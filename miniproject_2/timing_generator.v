==> flow/design.v <==
`timescale 1ns / 1ps
module timing_generator(output [7:0] red, green, blue, output hsync, vsync, blank, comp_sync, input [23:0] pixel_in, input clk, rst, fifo_empty);
	 reg [9:0] pixel_x;
	 reg [9:0] pixel_y;
	 wire [9:0] next_pixel_x;
	 wire [9:0] next_pixel_y;
	 assign next_pixel_x = (pixel_x == 10'd799)? 0 : pixel_x + 1;
	 assign next_pixel_y = (pixel_x == 10'd799)? ((pixel_y == 10'd520) ? 0 : pixel_y + 1) : pixel_y;
	 assign hsync = (pixel_x < 10'd656) || (pixel_x > 10'd751); 
	 assign vsync = (pixel_y < 10'd490) || (pixel_y > 10'd491);
	 assign blank = ~((pixel_x > 10'd639) | (pixel_y > 10'd479));
	 assign comp_sync = 1'b0;
	 assign red = (blank) ? pixel_in[23:16] : 8'hxx;
	 assign green = (blank) ? pixel_in[15:8] : 8'hxx;
	 assign blue = (blank) ? pixel_in[7:0] : 8'hxx;
	 always@(posedge clk, posedge rst)
	   if(rst) begin
		  pixel_x <= 10'h0;
		  pixel_y <= 10'h0;
		end else begin
		    if(!fifo_empty) begin
		        pixel_x <= next_pixel_x;
		        pixel_y <= next_pixel_y;
		    end
		end
endmodule
### Reports on timing_generator

Tool output for the design above, in the order of the flow.
Lines are those of the file above, counted from 1.
Library cell names are shortened.
The mark - stands for no value.

* top module: timing_generator
* clock port: clk
* cell library: sky130hd
* timing corner: tt_025C_1v80

### Elaborated design

Counts by Yosys on the flattened word-level netlist (proc, flatten, opt, wreduce; memories kept). Register bits leave out memories and registers merged into their read ports (data or address); mux counts leave out enables and synchronous resets folded into registers. Print and check cells are left out. Cells with the same type and inputs are merged into one.

* bits in registers: 20
* latch bits: 0
* memory bits (writable): 0
* memory bits (read-only): 0
* clocked read ports x word width: 0
* memories kept: 0
* output and inout bits: 28
* cells after elaboration: 23

* add/sub/neg operators: 2
* multipliers: 0
* divide/modulo/power cells: 0
* magnitude comparators: 6
* equality and inequality tests: 2
* shift-type cells: 0
* multiplexer cells: 5
* bitwise gates (word level): 3
* reduce/logical cells: 3

Operators with widths (count)
* 2-to-1 mux 8 bit: 3
* adder 10 x 1 -> 10 bit (second input constant): 2
* > comparator 10 bit (second input constant): 2
* == test 10 bit (second input constant): 2
* > comparator 10 x 9 -> 1 bit (second input constant): 2
* 2-to-1 mux 10 bit: 2
* < comparator 10 bit (second input constant): 1
* < comparator 10 x 9 -> 1 bit (second input constant): 1
* logical OR 1 bit: 2
* NOT 1 bit: 2
* AND reduction 2 bit: 1
* OR 1 bit: 1

### Longest topological paths

Depth = most cells in a row (Yosys ltp): at word level without a register or memory, in the mapped netlist without a sequential cell, where the memories' decode and read muxes count.

* depth in word-level cells: 3
* ABC_AREA: 0
* mapped depth: 8
* mapped depth without buffers: 5

### Synthesis result

The flow's flattened synthesis, as Yosys stat reports it; memories are mapped. The netlist is that of the ABC_AREA named above (0 if unset); the other value can give another one.
Totals and module areas in this step are rounded.

Cells by type
* dfrtp_1: count 20, area in all 500.48 µm²
* buf_4: count 25, area in all 187.68 µm²
* xnor2_1: count 6, area in all 52.55 µm²
* ha_1: count 3, area in all 37.536 µm²
* xor2_1: count 4, area in all 35.034 µm²
* buf_6: count 3, area in all 33.782 µm²
* nor2_1: count 9, area in all 33.782 µm²
* a31oi_1: count 5, area in all 31.28 µm²
* nand4_1: count 5, area in all 31.28 µm²
* nand2_1: count 8, area in all 30.029 µm²
* nand3_1: count 6, area in all 30.029 µm²
* nor4b_4: count 1, area in all 23.773 µm²
* mux2i_1: count 2, area in all 20.019 µm²
* inv_1: count 5, area in all 18.768 µm²
* a22o_1: count 2, area in all 17.517 µm²
* nand4b_1: count 2, area in all 17.517 µm²
* a21oi_1: count 3, area in all 15.014 µm²
* and3_2: count 2, area in all 15.014 µm²

Not listed: further types 21, cells in them 25.

* standard cells after synthesis: 136
* synthesis area: 1300 µm²
* area of sequential cells: 500 µm²
* mapped flip-flops: 20
* buffers: 29

### Path before layout

Source: OpenSTA report_checks on the synthesized netlist (no wires, ideal clock, input and output delay 20% of the period each), path of least setup slack; recovery checks are left aside. Register names are those of the netlist, which keeps one name where synthesis merged equal registers.

* path kind: register to register
* from: register pixel_x[0]
* to: register pixel_y[0]
* clock period: 1.67 ns
* setup time: 0.125 ns
* time at the first pin: 0.000 ns
* data arrival time: 1.573 ns
* slack: -0.028 ns
* delay of the path: 1.698 ns
* stages on the path: 8
* path buffers: 2
* synthesis period reached: 1.698 ns

"delay of the path" is the arrival time less input delay plus setup time.
"stages on the path" counts driving pins, that of a launching flip-flop among them; a cell with two outputs on the path counts twice.
"synthesis period reached" is the clock period less the worst setup slack; recovery checks do not enter. This is arithmetic on one report: input and output delays are still those of the set period (20% each).
Between the ends stands the longest chain of elaborated cells between them, by number of cells; it is not shown to be the way that was timed. Of several equally long chains one is given.
A line is the first line of the expression or statement that the cell stems from. Yosys adds cells for indexed reads and writes and turns some case tables into memories.

* cells stage by stage: dfrtp_1 ha_1 and4b_1 buf_6 and4_4 buf_6 and2_4 mux2_4
* cells in the longest elaborated chain: 2
* elaborated cells between the ends (all ways): 2
* those cells by class: 1 x eq/ne; 1 x reduce/logical

Ends and longest elaborated chain, after synthesis
* from (decl): line 3 `reg [9:0] pixel_x;`
* from (assign): line 18 `pixel_x <= 10'h0;`
* from (assign): line 22 `pixel_x <= next_pixel_x;`
* == test 10 bit: line 8 `assign next_pixel_y = (pixel_x == 10'd799)? ((pixel_y == 10'd520) ? 0 : pixel_y + 1) : pixel_y;`
* AND reduction 2 bit
* to (assign): line 19 `pixel_y <= 10'h0;`
* to (assign): line 23 `pixel_y <= next_pixel_y;`
* to (decl): line 4 `reg [9:0] pixel_y;`

### Timing after layout

From the final timing report of run A: the path of least setup slack in the routed layout; clock arrival at registers is part of the times.

* path kind: register to output
* from: register pixel_x[5]
* to: output port hsync
* clock period: 1.68 ns
* output delay: 0.34 ns
* time at the first pin: 0.26 ns
* data arrival time: 1.27 ns
* slack: 0.08 ns
* stages on the path: 6
* path buffers: 2

Between the ends stands the longest chain of elaborated cells between them, by number of cells; it is not shown to be the way that was timed. Of several equally long chains one is given.

* cells stage by stage: dfrtp_1 buf_4 and3_1 nor2_1 nand4_1 buf_2
* cells in the longest elaborated chain: 2
* elaborated cells between the ends (all ways): 3
* RTL lines with such cells: 1
* those cells by class: 2 x compare; 1 x reduce/logical

Ends and longest elaborated chain, after layout
* from (decl): line 3 `reg [9:0] pixel_x;`
* from (assign): line 18 `pixel_x <= 10'h0;`
* from (assign): line 22 `pixel_x <= next_pixel_x;`
* < comparator 10 bit: line 9 `assign hsync = (pixel_x < 10'd656) || (pixel_x > 10'd751);`
* logical OR 1 bit: line 9
* to (decl): line 2 `module timing_generator(output [7:0] red, green, blue, output hsync, vsync, blank, comp_sync, input [23:0] pix ...`

Subject: flow runs of timing_generator

Hi,

Module timing_generator, platform sky130hd: 2 stored runs of the flow (Yosys, OpenROAD) with differing settings, in no particular order. Input and output delays are each 20% of the period that was set; the output load is 0.01 pF.
"achieved period" = clock period - worst setup slack. The figure is calculated, with input and output delays left at 20% of the set period.
"critical setup path time" means the part of the period allowed to the worst setup path (the constraints hold back 20% at inputs and 20% at outputs) less its slack; where the path has registers, the arrival times of their clocks count too.
By "power" is meant OpenSTA's value without simulated activity: inputs other than the clock are taken to toggle once in ten clock periods, and the tool carries that through the logic.
Results are given in rounded form.

### Run A

Settings: `period_ns=1.68`, `CORE_UTILIZATION=23`, `SETUP_SLACK_MARGIN=0.16`, `PLACE_DENSITY=0.77`, `CORE_ASPECT_RATIO=1.58`, `CELL_PAD_IN_SITES_GLOBAL_PLACEMENT=1`, `TNS_END_PERCENT=75`, `ABC_AREA=0`, `GPL_TIMING_DRIVEN=1`, `GPL_ROUTABILITY_DRIVEN=0`, `CTS_CLUSTER_SIZE=18`, `CAP_MARGIN=20`, `CORE_MARGIN=2`, `SLEW_MARGIN=20`

- Yosys chip area after synthesis: 1300 µm²
- Overall die area: 6400 µm²
- Standard-cell area of the final layout: 1600 µm²
- Utilization of the finished layout: 0.29
- Setup slack of the critical path: 0.076 ns
- Setup total negative slack: 0.000 ns
- Power: 0.0015 W
- Achieved period: 1.604 ns
- Critical setup path time: 1.27 ns
- Worst setup path type: register to output

### Run B

Settings: `period_ns=2.62`, `CORE_UTILIZATION=56`, `SETUP_SLACK_MARGIN=-0.21`, `PLACE_DENSITY=0.79`, `CORE_MARGIN=2`, `TNS_END_PERCENT=90`, `ABC_AREA=0`, `CTS_CLUSTER_SIZE=12`, `CTS_CLUSTER_DIAMETER=106`, `SLEW_MARGIN=5`, `MIN_ROUTING_LAYER=met2`, `MAX_ROUTING_LAYER=met5`, `CAP_MARGIN=20`

- Yosys chip area after synthesis: 1300 µm²
- Overall die area: 2800 µm²
- Standard-cell area of the final layout: 1200 µm²
- Utilization of the finished layout: 0.54
- Setup slack of the critical path: 0.35 ns
- Setup total negative slack: 0.000 ns
- Power: 0.00074 W
- Achieved period: 2.274 ns
- Critical setup path time: 1.75 ns
- Worst setup path type: register to output

Regards
