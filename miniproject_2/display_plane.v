==> flow/design.v <==
`timescale 1ns / 1ps
module display_plane(output [23:0] pixel_out, output reg [12:0] addr, output reg fifo_write, input [23:0] pixel_in, input clk, rst, fifo_full);
    reg [6:0] horiz_count;							 
    reg [5:0] vert_count;							 
    wire [6:0] next_horiz_count;					 
    wire [5:0] next_vert_count;						 
    reg [2:0] state, next_state;					 
    reg [2:0] first_four, vert_stretch;    			 
    localparam IDLE = 3'd0, LAST = 3'd7;
    assign next_horiz_count = (horiz_count == 7'd79) ? 7'd0 : horiz_count + 7'd1;
    assign next_vert_count = ((vert_stretch == 3'd7) && (horiz_count == 7'd79)) ? ((vert_count == 6'd59) ? 6'd0 : vert_count + 6'd1) : vert_count;
    assign pixel_out = pixel_in;
    always@(posedge clk, posedge rst) begin
        if(rst) begin
           state <= IDLE;
           addr <= 13'd0;
           horiz_count <= 7'd0;
           vert_count <= 6'd0;
           first_four <= 3'd0;
			  vert_stretch <= 3'd0;
        end
        else begin
            if(first_four != 3'd4) begin
               first_four <= first_four + 3'd1;
            end
            if(!fifo_full) begin
               if(state == 3'd6) begin
                  horiz_count <= next_horiz_count;
                  vert_count <= next_vert_count;
						if(next_horiz_count == 7'd0) begin
							vert_stretch <= vert_stretch + 3'd1;
						end
               end
               if(state == LAST) begin
                  addr <= vert_count * 80 + horiz_count;
               end
               state <= next_state;
            end
        end 
    end
    always@(state, first_four, fifo_full) begin
        fifo_write = 1'b0;		 
        case(state)
            IDLE: begin
                if(fifo_full || (first_four < 3'd4)) begin
                  next_state = IDLE;  
                end
                else begin
                   fifo_write = 1'b1;
                   next_state = state + 3'd1; 
                end
            end
            default: begin
                if(!fifo_full) begin
                   fifo_write = 1'b1; 
                end
                next_state = state + 3'd1;
            end
        endcase
    end
endmodule
## Step by step through the tools: display_plane

What the tools print for display_plane, step after step.
Line numbers count from 1 in the design file above.
Operators carry their Yosys type and port widths (W data, S select, Z words).
Library cell names are shortened.
Not given: -

| set-up | value |
|---|---|
| top | display_plane |
| clock port | clk |
| cell library | sky130hd |
| timing corner | tt_025C_1v80 |

## Word level

Source: Yosys, flattened and elaborated, memories not mapped. Widths are those after wreduce. Registers that Yosys merges into a memory's read port (data or address) are not register bits. Print and check cells do not count. Equal cells are merged and count once.

| cells by class | value |
|---|---|
| add/sub/neg operators | 6 |
| multipliers | 1 |
| order comparisons | 1 |
| eq/ne operators | 6 |
| muxes and demuxes | 7 |
| bitwise gates (word level) | 1 |
| reduce/logical cells | 8 |

Operators by type and width:

| operator | number |
|---|---|
| $mul A6 B3 Y9 const B | 1 |
| $add A13 B7 Y13 | 1 |
| $add A3 B1 Y3 const B | 3 |
| $eq A3 B3 Y1 const B | 3 |
| $add A7 B1 Y7 const B | 1 |
| $eq A7 B7 Y1 const B | 1 |
| $logic_not A7 Y1 | 1 |
| $mux W7 | 1 |
| $reduce_and A3 Y1 | 2 |
| $add A6 B1 Y6 const B | 1 |
| $eq A6 B6 Y1 const B | 1 |
| $mux W6 | 1 |
| $mux W3 | 2 |
| $reduce_and A2 Y1 | 2 |
| $lt A3 B3 Y1 const B | 1 |
| $ne A3 B3 Y1 const B | 1 |
| $logic_not A3 Y1 | 1 |
| $mux W1 | 3 |
| $logic_and A1 B1 Y1 | 1 |
| $logic_or A1 B1 Y1 | 1 |
| $not A1 Y1 | 1 |

| storage and ports | value |
|---|---|
| bits in registers | 35 |
| output and inout bits | 38 |
| elaborated cells | 36 |

## Longest topological paths

Depth = most cells in a row (Yosys ltp): at word level without a register or memory, in the mapped netlist without a sequential cell, where the memories' decode and read muxes count.

| depth | value |
|---|---|
| word-level depth | 4 |
| ABC_AREA | 0 |
| depth in mapped cells | 8 |

## After synthesis

The flow's flattened synthesis, as Yosys stat reports it; memories are mapped. The netlist is that of the ABC_AREA named above (0 if unset); the other value can give another one.

| synthesis totals | value |
|---|---|
| standard cells after synthesis | 227 |
| synthesis area | 2243.4 um^2 |
| sequential area | 875.8 um^2 |
| flip-flop cells | 35 |

Cell types:

| cell | number |
|---|---|
| dfrtp_1 | 35 |
| ha_1 | 21 |
| buf_4 | 26 |
| nand2_1 | 27 |
| xnor2_1 | 11 |
| mux2_2 | 8 |
| o21ai_0 | 16 |
| fa_1 | 2 |
| a21o_1 | 5 |
| nand3_1 | 7 |
| inv_1 | 9 |
| a21oi_1 | 6 |
| mux2_4 | 2 |
| nor2_1 | 8 |
| nor3_1 | 5 |
| o31ai_1 | 3 |
| a31oi_1 | 3 |
| nand2b_1 | 3 |

Not listed: further types 21, cells in them 30.

## Timing after synthesis

OpenSTA on the mapped netlist: ideal clock, no wires. The path of least setup slack (recovery checks aside). Input and output delay are each 20% of the period. Register names are those of the netlist, which keeps one name where synthesis merged equal registers.

| path after synthesis | value |
|---|---|
| path type | flip-flop to flip-flop |
| start point | register vert_count[1] |
| end point | register addr[11] |
| clock period | 2.73 ns |
| setup time | 0.139 ns |
| launch time at the first pin | 0.000 ns |
| arrival time | 2.199 ns |
| required time | 2.591 ns |
| setup slack | 0.393 ns |
| delay of the path | 2.338 ns |
| stages on the path | 9 |
| path buffers | 0 |
| synthesis period reached | 2.337 ns |

"delay of the path" is the arrival time less input delay plus setup time.
"stages on the path": output pins that drive a net of the path, with the launching flip-flop's if there is one; two outputs of one cell count as two.
"synthesis period reached" = period - worst setup slack (recovery checks aside). The figure is calculated, with input and output delays left at 20% of the set period.
Between the ends stands the longest chain of elaborated cells between them, by number of cells; it is not shown to be the way that was timed. Of several equally long chains one is given.
A line is the first line of the expression or statement that the cell stems from. Yosys adds cells for indexed reads and writes and turns some case tables into memories.

| between the ends, after synthesis | value |
|---|---|
| cells stage by stage | dfrtp_1 > ha_1 > ha_1 > fa_1 > xor2_1 > nand3_1 > nor4_1 > xnor2_1 > o21ai_0 |
| length of the longest elaborated chain | 2 |
| elaborated cells between the ends (all ways) | 2 |
| source lines of those cells | 1 |

Ends and longest elaborated chain, after synthesis:

| what | RTL line | text |
|---|---|---|
| start, declared | 4 | `reg [5:0] vert_count;` |
| start, assigned | 18 | `vert_count <= 6'd0;` |
| start, assigned | 29 | `vert_count <= next_vert_count;` |
| $mul A6 B3 Y9 | 35 | `addr <= vert_count * 80 + horiz_count;` |
| $add A13 B7 Y13 | 35 |  |
| end, assigned | 16 | `addr <= 13'd0;` |
| end, assigned | 35 |  |
| end, declared | 2 | `module display_plane(output [23:0] pixel_out, output reg [12:0] addr, output reg fifo_write, input [23:0] pixe ...` |

## Worst path after layout

From the final timing report of stored run 1: the path of least setup slack in the routed layout; clock arrival at registers is part of the times.

| path post-layout | value |
|---|---|
| path type | flip-flop to flip-flop |
| start point | register vert_count[3] |
| end point | register addr[12] |
| clock period | 2.61 ns |
| setup time | 0.07 ns |
| launch time at the first pin | 0.29 ns |
| arrival time | 2.26 ns |
| required time | 2.83 ns |
| setup slack | 0.56 ns |
| stages on the path | 9 |
| path buffers | 0 |

Between the ends stands the longest chain of elaborated cells between them, by number of cells; it is not shown to be the way that was timed. Of several equally long chains one is given.

| between the ends, post-layout | value |
|---|---|
| cells stage by stage | dfrtp_2 > ha_4 > ha_4 > fa_2 > a21o_1 > a21oi_2 > xnor2_2 > a31oi_1 > o21ai_1 |
| length of the longest elaborated chain | 2 |
| elaborated cells between the ends (all ways) | 2 |
| source lines of those cells | 1 |

Ends and longest elaborated chain, post-layout:

| what | RTL line | text |
|---|---|---|
| start, declared | 4 | `reg [5:0] vert_count;` |
| start, assigned | 18 | `vert_count <= 6'd0;` |
| start, assigned | 29 | `vert_count <= next_vert_count;` |
| $mul A6 B3 Y9 | 35 | `addr <= vert_count * 80 + horiz_count;` |
| $add A13 B7 Y13 | 35 |  |
| end, assigned | 16 | `addr <= 13'd0;` |
| end, assigned | 35 |  |
| end, declared | 2 | `module display_plane(output [23:0] pixel_out, output reg [12:0] addr, output reg fifo_write, input [23:0] pixe ...` |

Stored flow runs of display_plane (2 of them; Yosys, OpenROAD, sky130hd). They differ in their settings and are not a sequence. Constraints: input delay and output delay 20% of the set period each, output load 0.01 pF.
"achieved period": clock period set for the run, less the worst setup slack. It is reckoned from that one timing run; input and output delays stay at 20% of the period that was set.
"critical setup path time": the worst setup path's part of the clock period (all of it between registers, 20% less for each end at a port) less its slack. A launch clock that arrives late makes it longer, a capture clock that arrives late makes it shorter.
"total power of the final layout" is the tool's figure for a default switching activity; nothing was simulated.
Among the settings, - means not set for that run.

| run | period_ns | CORE_UTILIZATION | SETUP_SLACK_MARGIN | PLACE_DENSITY_LB_ADDON | HOLD_SLACK_MARGIN | CELL_PAD_IN_SITES_GLOBAL_PLACEMENT | CELL_PAD_IN_SITES_DETAIL_PLACEMENT | CTS_CLUSTER_SIZE | CTS_CLUSTER_DIAMETER | MIN_ROUTING_LAYER | CAP_MARGIN | CORE_MARGIN | SLEW_MARGIN | CORE_ASPECT_RATIO | GPL_TIMING_DRIVEN | GPL_ROUTABILITY_DRIVEN | cell area after synthesis (um^2) | critical setup path time (ns) | critical path kind | total negative setup slack (ns) | utilization of the finished layout (%) | die footprint (um^2) | post-route worst hold slack (ns) | achieved period (ns) | standard-cell area after routing (um^2) | total power of the final layout (µW) | lowest setup slack (ns) |
|---|---|---|---|---|---|---|---|---|---|---|---|---|---|---|---|---|---|---|---|---|---|---|---|---|---|---|---|
| stored run 1 | 2.61 | 43 | 0.49 | 0.03 | 0.19 | 3 | 1 | 25 | 336 | met2 | 20 | 2 | 20 | - | - | - | 2243.4 | 2.05 | flip-flop to flip-flop | 0.000 | 51.0 | 5811.0 | 0.487 | 2.045 | 2590.0 | 1333 | 0.565 |
| stored run 2 | 2.34 | 36 | - | 0.11 | - | 2 | 2 | - | 400 | - | 40 | 2 | 35 | 1.29 | 0 | 0 | 2243.4 | 2.27 | flip-flop to flip-flop | 0.000 | 49.7 | 6884.5 | 0.487 | 2.273 | 2985.4 | 1611 | 0.067 |
